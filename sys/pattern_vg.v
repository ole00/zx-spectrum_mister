==> flow/design.v <==
module pattern_vg
#(
	parameter B=8,  
	X_BITS=13,
	Y_BITS=13,
	FRACTIONAL_BITS = 12
)
(
	input reset, clk_in,
	input wire [X_BITS-1:0] x,
	input wire [Y_BITS-1:0] y,
	input wire vn_in, hn_in, dn_in,
	input wire [B-1:0] r_in, g_in, b_in,
	output reg vn_out, hn_out, den_out,
	output reg [B-1:0] r_out, g_out, b_out,
	input wire [X_BITS-1:0] total_active_pix,
	input wire [Y_BITS-1:0] total_active_lines,
	input wire [7:0] pattern,
	input wire [B+FRACTIONAL_BITS-1:0] ramp_step
);
reg [B+FRACTIONAL_BITS-1:0] ramp_values;  
wire bar_1 = y>=90 & y<180;
wire bar_2 = y>=180 & y<270;
wire bar_3 = y>=270 & y<360;
wire bar_4 = y>=360 & y<450;
wire bar_5 = y>=450 & y<540;
wire bar_6 = y>=540 & y<630;
wire bar_7 = y>=630 & y<720;
wire red_enable = bar_1 | bar_3 | bar_5 | bar_7;
wire green_enable = bar_2 | bar_3 | bar_6 | bar_7;
wire blue_enable = bar_4 | bar_5 | bar_6 | bar_7;
always @(posedge clk_in)
	begin
		vn_out <= vn_in;
		hn_out <= hn_in;
		den_out <= dn_in;
	if (reset)
		ramp_values <= 0;
	else if (pattern == 8'b0)  
	begin
		r_out <= r_in;
		g_out <= g_in;
		b_out <= b_in;
	end
	else if (pattern == 8'b1)  
	begin
		if (dn_in && ((y == 12'b0) || (x == 12'b0) || (x == total_active_pix - 1) || (y == total_active_lines - 1)))
		begin
			r_out <= 8'hFF;
			g_out <= 8'hFF;
			b_out <= 8'hFF;
		end
		else	 
		if (dn_in && ((y == 12'b0+20) || (x == 12'b0+20) || (x == total_active_pix - 1 - 20) || (y == total_active_lines - 1 - 20)))
		begin
			r_out <= 8'hD0;
			g_out <= 8'hB0;
			b_out <= 8'hB0;
		end
		else
		begin
			r_out <= r_in;
			g_out <= g_in;
			b_out <= b_in;
		end
	end
	else if (pattern == 8'd2)  
	begin
		if ((dn_in) && x[0] == 1'b1)
		begin
			r_out <= 8'hFF;
			g_out <= 8'hFF;
			b_out <= 8'hFF;
		end
		else
		begin
			r_out <= 8'b0;
			g_out <= 8'b0;
			b_out <= 8'b0;
		end
	end
	else if (pattern == 8'd3)  
	begin
		if ((dn_in) && y[0] == 1'b1)
		begin
			r_out <= 8'hFF;
			g_out <= 8'hFF;
			b_out <= 8'hFF;
		end
		else
		begin
			r_out <= 8'b0;
			g_out <= 8'b0;
			b_out <= 8'b0;
		end
	end
	else if (pattern == 8'd4)  
	begin
		r_out <= (red_enable) ? ramp_values[B+FRACTIONAL_BITS-1:FRACTIONAL_BITS] : 8'h00;
		g_out <= (green_enable) ? ramp_values[B+FRACTIONAL_BITS-1:FRACTIONAL_BITS] : 8'h00;
		b_out <= (blue_enable) ? ramp_values[B+FRACTIONAL_BITS-1:FRACTIONAL_BITS] : 8'h00;
		if ((x == total_active_pix - 1) && (dn_in))
			ramp_values <= 0;
		else if ((x == 0) && (dn_in))
			ramp_values <= ramp_step;
		else if (dn_in)
			ramp_values <= ramp_values + ramp_step;
	end
end
endmodule
Reports on pattern_vg:

Tool output for the design above, in the order of the flow.
Lines are those of the file above, counted from 1.
Cell names lack the library's common part.
The mark - stands for no value.

* top: pattern_vg
* clock input: clk_in
* library: sky130hd
* corner: tt_025C_1v80

Word-level counts:

Counts by Yosys on the flattened word-level netlist (proc, flatten, opt, wreduce; memories kept). Register bits leave out memories and registers merged into their read ports (data or address). Print and check cells are left out. Cells with the same type and inputs are merged into one.

* output and inout bits: 27
* bits in registers: 47
* word-level cells: 105

* reduce/logical cells: 19
* equal/unequal tests: 10
* multiplexer cells: 29
* magnitude comparators: 14
* bitwise gates (word level): 21
* add/sub/neg operators: 5

Operators by type and width (number)
* 2-to-1 mux 8 bit: 26
* == test 13 x 32 -> 1 bit: 4
* 2-to-1 mux 20 bit: 3
* less-than comparator 13 x 10 -> 1 bit (second input constant): 3
* >= comparator 13 x 9 -> 1 bit (second input constant): 3
* less-than comparator 13 x 9 -> 1 bit (second input constant): 3
* subtractor 32 x 5 -> 32 bit (second input constant): 1
* subtractor 13 x 1 -> 14 bit (second input constant): 2
* >= comparator 13 x 10 -> 1 bit (second input constant): 2
* == test 13 x 5 -> 1 bit (second input constant): 2
* logical NOT 13 bit: 2
* adder 20 bit: 1
* == test 8 x 2 -> 1 bit (second input constant): 2
* subtractor 14 x 6 -> 15 bit (second input constant): 1
* >= comparator 13 x 7 -> 1 bit (second input constant): 1
* >= comparator 13 x 8 -> 1 bit (second input constant): 1
* less-than comparator 13 x 8 -> 1 bit (second input constant): 1
* OR 1 bit: 9
* == test 8 x 1 -> 1 bit (second input constant): 1
* == test 8 x 3 -> 1 bit (second input constant): 1
* logical NOT 8 bit: 1
* AND 1 bit: 7
* logical AND 1 bit: 6
* logical OR 1 bit: 6
* AND reduction 6 bit: 1
* inverter 1 bit: 5
* nonzero test 5 bit: 1
* nonzero test 3 bit: 1
* AND reduction 2 bit: 1

Longest topological paths:

Longest topological path by Yosys (ltp), each cell counted once; first at word level (registers and memories cut), then after technology mapping (sequential cells cut; the memories' decode and read muxes count).

* word-level depth: 11
* ABC_AREA: 0
* depth in mapped cells: 20
* mapped depth without buffers: 18

Synthesis result:

Yosys stat after the flow's synthesis: flattened, memories mapped to cells. It holds for the ABC_AREA given above (unset counts as 0); a run with the other value may have another netlist.
The area totals of this step are shown rounded.

Cell types
* edfxtp_1: number 24, area in all 720.691 sq um
* dfxtp_1: number 23, area in all 460.442 sq um
* xnor2_1: number 43, area in all 376.611 sq um
* nand2_1: number 88, area in all 330.317 sq um
* ha_1: number 26, area in all 325.312 sq um
* a21oi_1: number 60, area in all 300.288 sq um
* nor2_1: number 65, area in all 243.984 sq um
* o21ai_0: number 45, area in all 225.216 sq um
* nor3_1: number 38, area in all 190.182 sq um
* a22oi_1: number 21, area in all 157.651 sq um
* xor2_1: number 18, area in all 157.651 sq um
* clkbuf_1: number 34, area in all 127.622 sq um
* nor4_1: number 20, area in all 125.12 sq um
* inv_1: number 31, area in all 116.362 sq um
* o31a_1: number 12, area in all 105.101 sq um
* xnor3_1: number 4, area in all 90.086 sq um
* nand3_1: number 17, area in all 85.082 sq um
* a21o_1: number 11, area in all 82.579 sq um

Not listed: further types 63, cells in them 228.

* mapped flip-flops: 47
* chip area (Yosys): 6000 sq um
* cells in the netlist: 808

Worst setup path after synthesis:

Source: OpenSTA report_checks on the synthesized netlist (no wires, ideal clock, input and output delay 20% of the period each), path of least setup slack; recovery checks are left aside. Register names are those of the netlist, which keeps one name where synthesis merged equal registers.

* path kind: input port to flip-flop
* from: input port total_active_pix[6]
* to: register g_out[0]
* time at the first pin: 1438 ps
* clock period: 7190 ps
* path slack: 1773 ps
* data arrival time: 5153 ps
* buffers on the path: 2
* delay of the path: 3979 ps
* external input delay: 1438 ps
* stages on the path: 18
* synthesis period reached: 5417 ps

"delay of the path" is the arrival time less input delay plus setup time.
"stages on the path" counts driving pins, that of a launching flip-flop among them; a cell with two outputs on the path counts twice.
"synthesis period reached" is the clock period less the worst setup slack; recovery checks do not enter. This is arithmetic on one report: input and output delays are still those of the set period (20% each).
The rows between start and end are the longest chain of elaborated cells between them; the timing report does not say that the signal goes this way. Where chains are equally long, one stands for them.
A line is the first line of the expression or statement that the cell stems from. Yosys adds cells for indexed reads and writes and turns some case tables into memories.
At most two assigning lines are given for a register; there are more.

* cell sequence: buf_2 -> or4_1 -> nor4_4 -> xnor2_1 -> nand2_1 -> nor2_1 -> nand2_1 -> ha_1 -> nor2_1 -> nand4_1 -> nor3_1 -> nand3_1 -> a2111oi_0 -> o2111ai_1 -> or4b_1 -> o311ai_4 -> buf_4 -> o21ai_0
* cells in the longest elaborated chain: 10
* elaborated cells on any way between the ends: 14

RTL lines, path after synthesis
* start: declaration: line 16 `input wire [X_BITS-1:0] total_active_pix,`
* subtractor 13 x 1 -> 14 bit: line 54 `if (dn_in && ((y == 12'b0+20) || (x == 12'b0+20) || (x == total_active_pix - 1 - 20) || (y == total_active_lin ...`
* subtractor 32 x 5 -> 32 bit: line 54
* == test 13 x 32 -> 1 bit: line 54
* logical OR 1 bit (2 in a row): line 54
* logical AND 1 bit: line 54
* 2-to-1 mux 8 bit: line 54
* 2-to-1 mux 8 bit: line 47 `if (dn_in && ((y == 12'b0) || (x == 12'b0) || (x == total_active_pix - 1) || (y == total_active_lines - 1)))`
* 2-to-1 mux 8 bit: line 45 `else if (pattern == 8'b1)`
* 2-to-1 mux 8 bit: line 39 `else if (pattern == 8'b0)`
* end: assignment: line 42 `g_out <= g_in;`
* end: assignment: line 63 `g_out <= g_in;`
* end: declaration: line 15 `output reg [B-1:0] r_out, g_out, b_out,`

Path in the finished layout:

Path of least setup slack in the final report of run 1 (OpenROAD, finished layout, wires in). Where an end is a register, its clock arrival counts in the times.
The report prints the path's times to 10 ps; the period is as set.

* path kind: input port to flip-flop
* from: input port total_active_pix[6]
* to: register r_out[5]
* buffers on the path: 2
* clock period: 6000 ps
* external input delay: 1200 ps
* data arrival time: 5730 ps
* stages on the path: 18
* time at the first pin: 1200 ps
* path slack: 310 ps

The rows between start and end are the longest chain of elaborated cells between them; the timing report does not say that the signal goes this way. Where chains are equally long, one stands for them.
At most two assigning lines are given for a register; there are more.

* cell sequence: clkdlybuf4s50_1 -> or4_1 -> nor4b_2 -> xnor2_1 -> nand2_1 -> nor2_1 -> nand2_1 -> ha_1 -> nor2_1 -> nand4_1 -> nor3_1 -> nand3_1 -> a2111oi_1 -> o2111ai_1 -> or4b_1 -> o311ai_4 -> buf_4 -> o311ai_2
* cells in the longest elaborated chain: 10
* elaborated cells on any way between the ends: 14

RTL lines, path post-layout
* start: declaration: line 16 `input wire [X_BITS-1:0] total_active_pix,`
* subtractor 13 x 1 -> 14 bit: line 54 `if (dn_in && ((y == 12'b0+20) || (x == 12'b0+20) || (x == total_active_pix - 1 - 20) || (y == total_active_lin ...`
* subtractor 32 x 5 -> 32 bit: line 54
* == test 13 x 32 -> 1 bit: line 54
* logical OR 1 bit (2 in a row): line 54
* logical AND 1 bit: line 54
* 2-to-1 mux 8 bit: line 54
* 2-to-1 mux 8 bit: line 47 `if (dn_in && ((y == 12'b0) || (x == 12'b0) || (x == total_active_pix - 1) || (y == total_active_lines - 1)))`
* 2-to-1 mux 8 bit: line 45 `else if (pattern == 8'b1)`
* 2-to-1 mux 8 bit: line 39 `else if (pattern == 8'b0)`
* end: assignment: line 41 `r_out <= r_in;`
* end: assignment: line 62 `r_out <= r_in;`
* end: declaration: line 15 `output reg [B-1:0] r_out, g_out, b_out,`

Memo
Re: implementation data of pattern_vg

Flow measurements of pattern_vg on sky130hd: 2 stored runs with different settings, listed in no order. Input and output delays are each 20% of the period that was set; the output load is 0.01 pF.
"clock period achieved" = clock period - worst setup slack. The figure is calculated, with input and output delays left at 20% of the set period.
By "worst path time" is meant the share of the clock period that the worst setup path is allowed (20% is reserved at inputs, 20% at outputs), minus its slack. Clock arrival times at its registers enter into it.
By "power" is meant OpenSTA's value without simulated activity: inputs other than the clock are taken to toggle once in ten clock periods, and the tool carries that through the logic.
"worst path time" is known to 10 ps.
Measured values are rounded.

### Run 1

==> flow/run.sh <==
#!/bin/bash
# the make line also repeats the synthesis and layout settings of config.mk as NAME=value (left out here)
make -C /OpenROAD-flow-scripts/flow DESIGN_CONFIG=/design/flow/config.mk WORK_HOME=/design/flow/orfs CLKGATE_MAP_FILE= finish
==> flow/config.mk <==
export PLATFORM = sky130hd
export DESIGN_NAME = pattern_vg
export DESIGN_NICKNAME = pattern_vg
export VERILOG_FILES = /design/flow/design.v
export SDC_FILE = /design/flow/constraint.sdc
export NUM_CORES = 4
export LEC_CHECK = 0
export CAP_MARGIN = 20
export CORE_MARGIN = 2
export CORE_UTILIZATION = 40
export SLEW_MARGIN = 20
==> flow/constraint.sdc <==
create_clock -name core_clock -period 6.0 [get_ports {clk_in}]
set_input_delay 1.2000 -clock core_clock [delete_from_list [all_inputs] [get_ports {clk_in}]]
set_output_delay 1.2000 -clock core_clock [all_outputs]
set_load 0.01 [all_outputs]

Results of run 1:
- Chip area in the Yosys report: 6000 sq um
- Area inside the die boundary: 16000 sq um
- Area of the standard cells in the finished layout: 7800 sq um
- Utilization after layout: 0.54
- Lowest setup slack: 310 ps
- Summed negative setup slack: 0 ps
- Final worst hold slack: 470 ps
- Power: 990 uW
- Clock period achieved: 5690 ps
- Worst path time: 4490 ps
- Critical path kind: input port to flip-flop

### Run 2

==> flow/run.sh <==
#!/bin/bash
# the make line also repeats the synthesis and layout settings of config.mk as NAME=value (left out here)
make -C /OpenROAD-flow-scripts/flow DESIGN_CONFIG=/design/flow/config.mk WORK_HOME=/design/flow/orfs CLKGATE_MAP_FILE= finish
==> flow/config.mk <==
export PLATFORM = sky130hd
export DESIGN_NAME = pattern_vg
export DESIGN_NICKNAME = pattern_vg
export VERILOG_FILES = /design/flow/design.v
export SDC_FILE = /design/flow/constraint.sdc
export NUM_CORES = 4
export LEC_CHECK = 0
export CAP_MARGIN = 20
export CELL_PAD_IN_SITES_GLOBAL_PLACEMENT = 1
export CORE_MARGIN = 2
export CORE_UTILIZATION = 38
export GPL_ROUTABILITY_DRIVEN = 1
export GPL_TIMING_DRIVEN = 1
export MAX_ROUTING_LAYER = met4
export PLACE_DENSITY_LB_ADDON = 0.29
export SETUP_SLACK_MARGIN = 0.86
export SLEW_MARGIN = 20
export TNS_END_PERCENT = 90
==> flow/constraint.sdc <==
create_clock -name core_clock -period 4.17 [get_ports {clk_in}]
set_input_delay 0.8340 -clock core_clock [delete_from_list [all_inputs] [get_ports {clk_in}]]
set_output_delay 0.8340 -clock core_clock [all_outputs]
set_load 0.01 [all_outputs]

Results of run 2:
- Chip area in the Yosys report: 6000 sq um
- Area inside the die boundary: 17000 sq um
- Area of the standard cells in the finished layout: 9100 sq um
- Utilization after layout: 0.6
- Lowest setup slack: -350 ps
- Summed negative setup slack: -6900 ps
- Final worst hold slack: 460 ps
- Power: 1500 uW
- Clock period achieved: 4516 ps
- Worst path time: 3680 ps
- Critical path kind: input port to flip-flop
