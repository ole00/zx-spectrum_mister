==> flow/design.v <==
module sync_vg
#(
	parameter X_BITS=12, Y_BITS=12
)
(
	input wire clk,
	input wire reset,
	input wire [Y_BITS-1:0] v_total,
	input wire [Y_BITS-1:0] v_fp,
	input wire [Y_BITS-1:0] v_bp,
	input wire [Y_BITS-1:0] v_sync,
	input wire [X_BITS-1:0] h_total,
	input wire [X_BITS-1:0] h_fp,
	input wire [X_BITS-1:0] h_bp,
	input wire [X_BITS-1:0] h_sync,
	input wire [X_BITS-1:0] hv_offset,
	output reg vs_out,
	output reg hs_out,
	output reg hde_out,
	output reg vde_out,
	output reg [Y_BITS-1:0] v_count_out,
	output reg [X_BITS-1:0] h_count_out,
	output reg [X_BITS-1:0] x_out,
	output reg [Y_BITS-1:0] y_out
);
reg [X_BITS-1:0] h_count;
reg [Y_BITS-1:0] v_count;
always @(posedge clk)
	if (reset)
		h_count <= 0;
	else
	if (h_count < h_total - 1)
		h_count <= h_count + 1'd1;
	else
		h_count <= 0;
always @(posedge clk)
	if (reset)
		v_count <= 0;
	else
	if (h_count == h_total - 1)
	begin
		if (v_count == v_total - 1)
			v_count <= 0;
		else
			v_count <= v_count + 1'd1;
	end
always @(posedge clk)
	if (reset)
		{ vs_out, hs_out, hde_out, vde_out } <= 0;
	else begin
		hs_out <= ((h_count < h_sync));
		hde_out <= (h_count >= h_sync + h_bp) && (h_count <= h_total - h_fp - 1);
		vde_out <= (v_count >= v_sync + v_bp) && (v_count <= v_total - v_fp - 1);
		if ((v_count == 0) && (h_count == hv_offset))
			vs_out <= 1'b1;
		else if ((v_count == v_sync) && (h_count == hv_offset))
			vs_out <= 1'b0;
		h_count_out <= h_count;
		v_count_out <= v_count;
		x_out <= h_count - (h_sync + h_bp);
		y_out <= v_count - (v_sync + v_bp);
	end
endmodule
# --- Step by step through the tools: sync_vg ---
# The steps from the RTL of sync_vg to its reports follow in flow order.
# Lines are those of the file above, counted from 1.
# Library cell names are shortened.
inputs:
  top_module: "sync_vg"
  clock_port: "clk"
  library: "sky130hd"
  pvt_corner: "tt_025C_1v80"

# --- Word-level counts ---
# Source: Yosys, flattened and elaborated, memories not mapped. Widths are those after wreduce. Registers that Yosys merges into a memory's read port (data or address) are not register bits. Print and check cells do not count. Equal cells are merged and count once.
classes:
  mux: 3
  compare: 6
  reduce_logical: 7
  equal: 4
  bitwise: 1
  addsub: 12
ops:
  columns: ["op", "n"]
  rows:
  - ["12-bit by 32-bit less-or-equal comparator with 1-bit output", 2]
  - ["12-bit by 32-bit equality test with 1-bit output", 2]
  - ["12-bit by 32-bit < comparator with 1-bit output", 1]
  - ["13-bit by 2-bit subtractor with 14-bit output with constant B", 2]
  - ["12-bit by 1-bit subtractor with 13-bit output with constant B", 2]
  - ["12-bit by 12-bit subtractor with 13-bit output", 2]
  - ["12-bit by 1-bit adder with 12-bit output with constant B", 2]
  - ["12-bit adder", 2]
  - ["12-bit subtractor", 2]
  - ["12-bit greater-or-equal comparator", 2]
  - ["12-bit equality test", 2]
  - ["12-bit < comparator", 1]
  - ["12-bit zero test", 1]
  - ["12-bit 2-to-1 mux", 1]
  - ["1-bit logical AND", 4]
  - ["2-bit nonzero test", 1]
  - ["2-bit OR reduction", 1]
  - ["1-bit 2-to-1 mux", 2]
  - ["1-bit inverter", 1]
bits:
  register_bits: 76
  out_inout_bits: 52
  inputBits: 110
  wordCells: 43

# --- Longest topological paths ---
# Longest topological path by Yosys (ltp), each cell counted once; first at word level (registers and memories cut), then after technology mapping (sequential cells cut; the memories' decode and read muxes count).
logic_depth:
  ltp_word: 4
  ABC_AREA: 0
  depth_mapped: 18
  mapped_depth_nobuf: 18

# --- Netlist ---
# Source: synth_stat.txt of the flow (Yosys; design flattened, memories mapped). It holds for the ABC_AREA given above (unset counts as 0); a run with the other value may have another netlist.
types:
  columns: ["cell_type", "n", "type_area_um2"]
  rows:
  - ["ha_1", 124, 1.55E+03]
  - ["edfxtp_1", 48, 1.44E+03]
  - ["xnor2_1", 82, 718.189]
  - ["dfxtp_1", 28, 560.538]
  - ["xor2_1", 54, 472.954]
  - ["nor2_1", 98, 367.853]
  - ["a21oi_1", 62, 310.298]
  - ["inv_1", 77, 289.027]
  - ["o21ai_0", 39, 195.187]
  - ["a21o_1", 20, 150.144]
  - ["nand3_1", 27, 135.13]
  - ["nand2_1", 35, 131.376]
  - ["nand4_1", 20, 125.12]
  - ["fa_1", 6, 120.115]
  - ["o21a_1", 16, 120.115]
  - ["nor4_1", 18, 112.608]
  - ["nor3_1", 22, 110.106]
  - ["nor2b_1", 15, 93.84]
# Other cell types: 47; their cells: 150.
mapped:
  buffers: 15
  cell_count: 941
  ff_cells: 76
  yosys_area_um2: 8159.1
  seqArea_um2: 2001.9

# --- Worst setup path after synthesis ---
# Path of least setup slack by OpenSTA after synthesis, without wires, with an ideal clock, recovery checks aside; 20% of the period is set as input and as output delay. Where synthesis merged equal registers, the netlist keeps one of their names.
synth_path:
  path_kind: "input to register"
  from: "in v_bp[0]"
  to: "reg y_out[11]"
  path_slack_ns: 0.909
  path_delay_ns: 3.203
  t_arrival_ns: 4.096
  stages: 14
  clock_period_ns: 5.14
  launch_ns: 1.028
  synth_period_reached_ns: 4.231
# "path_delay_ns" is the arrival time less input delay plus setup time.
# "stages" counts driving pins, that of a launching flip-flop among them; a cell with two outputs on the path counts twice.
# "synth_period_reached_ns" is the clock period less the worst setup slack; recovery checks do not enter. This is arithmetic on one report: input and output delays are still those of the set period (20% each).
# Between the ends stands the longest chain of elaborated cells between them, by number of cells; it is not shown to be the way that was timed. Of several equally long chains one is given.
# Each line given opens the expression or statement behind the cell; cells for indexed reads and writes are added by Yosys, which also makes memories of some case tables.
synth_between:
  cell_sequence: "ha_1 -> fa_1 -> a21o_1 -> a21oi_1 -> o21bai_1 -> a2111oi_0 -> nor2_1 -> xnor2_1 -> ha_1 -> a21oi_1 -> nor3b_1 -> a21oi_1 -> or4_1 -> nand3_1"
  elab_chain_cells: 2
  cone_cells: 2
synth_rtl:
  columns: ["item", "line_no", "rtl"]
  rows:
  - ["start: declaration", 10, "input wire [Y_BITS-1:0] v_bp,"]
  - ["12-bit adder", 61, "y_out <= v_count - (v_sync + v_bp);"]
  - ["12-bit subtractor", 61, null]
  - ["end: assignment", 61, null]
  - ["end: declaration", 24, "output reg [Y_BITS-1:0] y_out"]

# Stored flow runs of sync_vg (2 of them; Yosys, OpenROAD, sky130hd). They differ in their settings and are not a sequence. Constraints: input delay and output delay 20% of the set period each, output load 0.01 pF.
runs:
  - name: "flow run 1"
    settings:
      period_ns: 2.89
      CORE_UTILIZATION: 50
      PLACE_DENSITY: 0.43
      CELL_PAD_IN_SITES_DETAIL_PLACEMENT: 1
      GPL_ROUTABILITY_DRIVEN: 0
      CTS_CLUSTER_DIAMETER: 178
      MIN_ROUTING_LAYER: "met1"
      MAX_ROUTING_LAYER: "met4"
      CAP_MARGIN: 20
      CORE_MARGIN: 2
      SLEW_MARGIN: 20
    outcome: "incomplete, placement halted on DPL-0033"
  - name: "flow run 2"
    settings:
      period_ns: 2.52
      CORE_UTILIZATION: 64
      SETUP_SLACK_MARGIN: 0.53
      PLACE_DENSITY_LB_ADDON: 0.11
      HOLD_SLACK_MARGIN: 0.22
      CORE_ASPECT_RATIO: 0.88
      CELL_PAD_IN_SITES_GLOBAL_PLACEMENT: 3
      CELL_PAD_IN_SITES_DETAIL_PLACEMENT: 1
      CAP_MARGIN: 20
      CORE_MARGIN: 2
      SLEW_MARGIN: 20
    outcome: "incomplete, placement halted on FLW-0024"
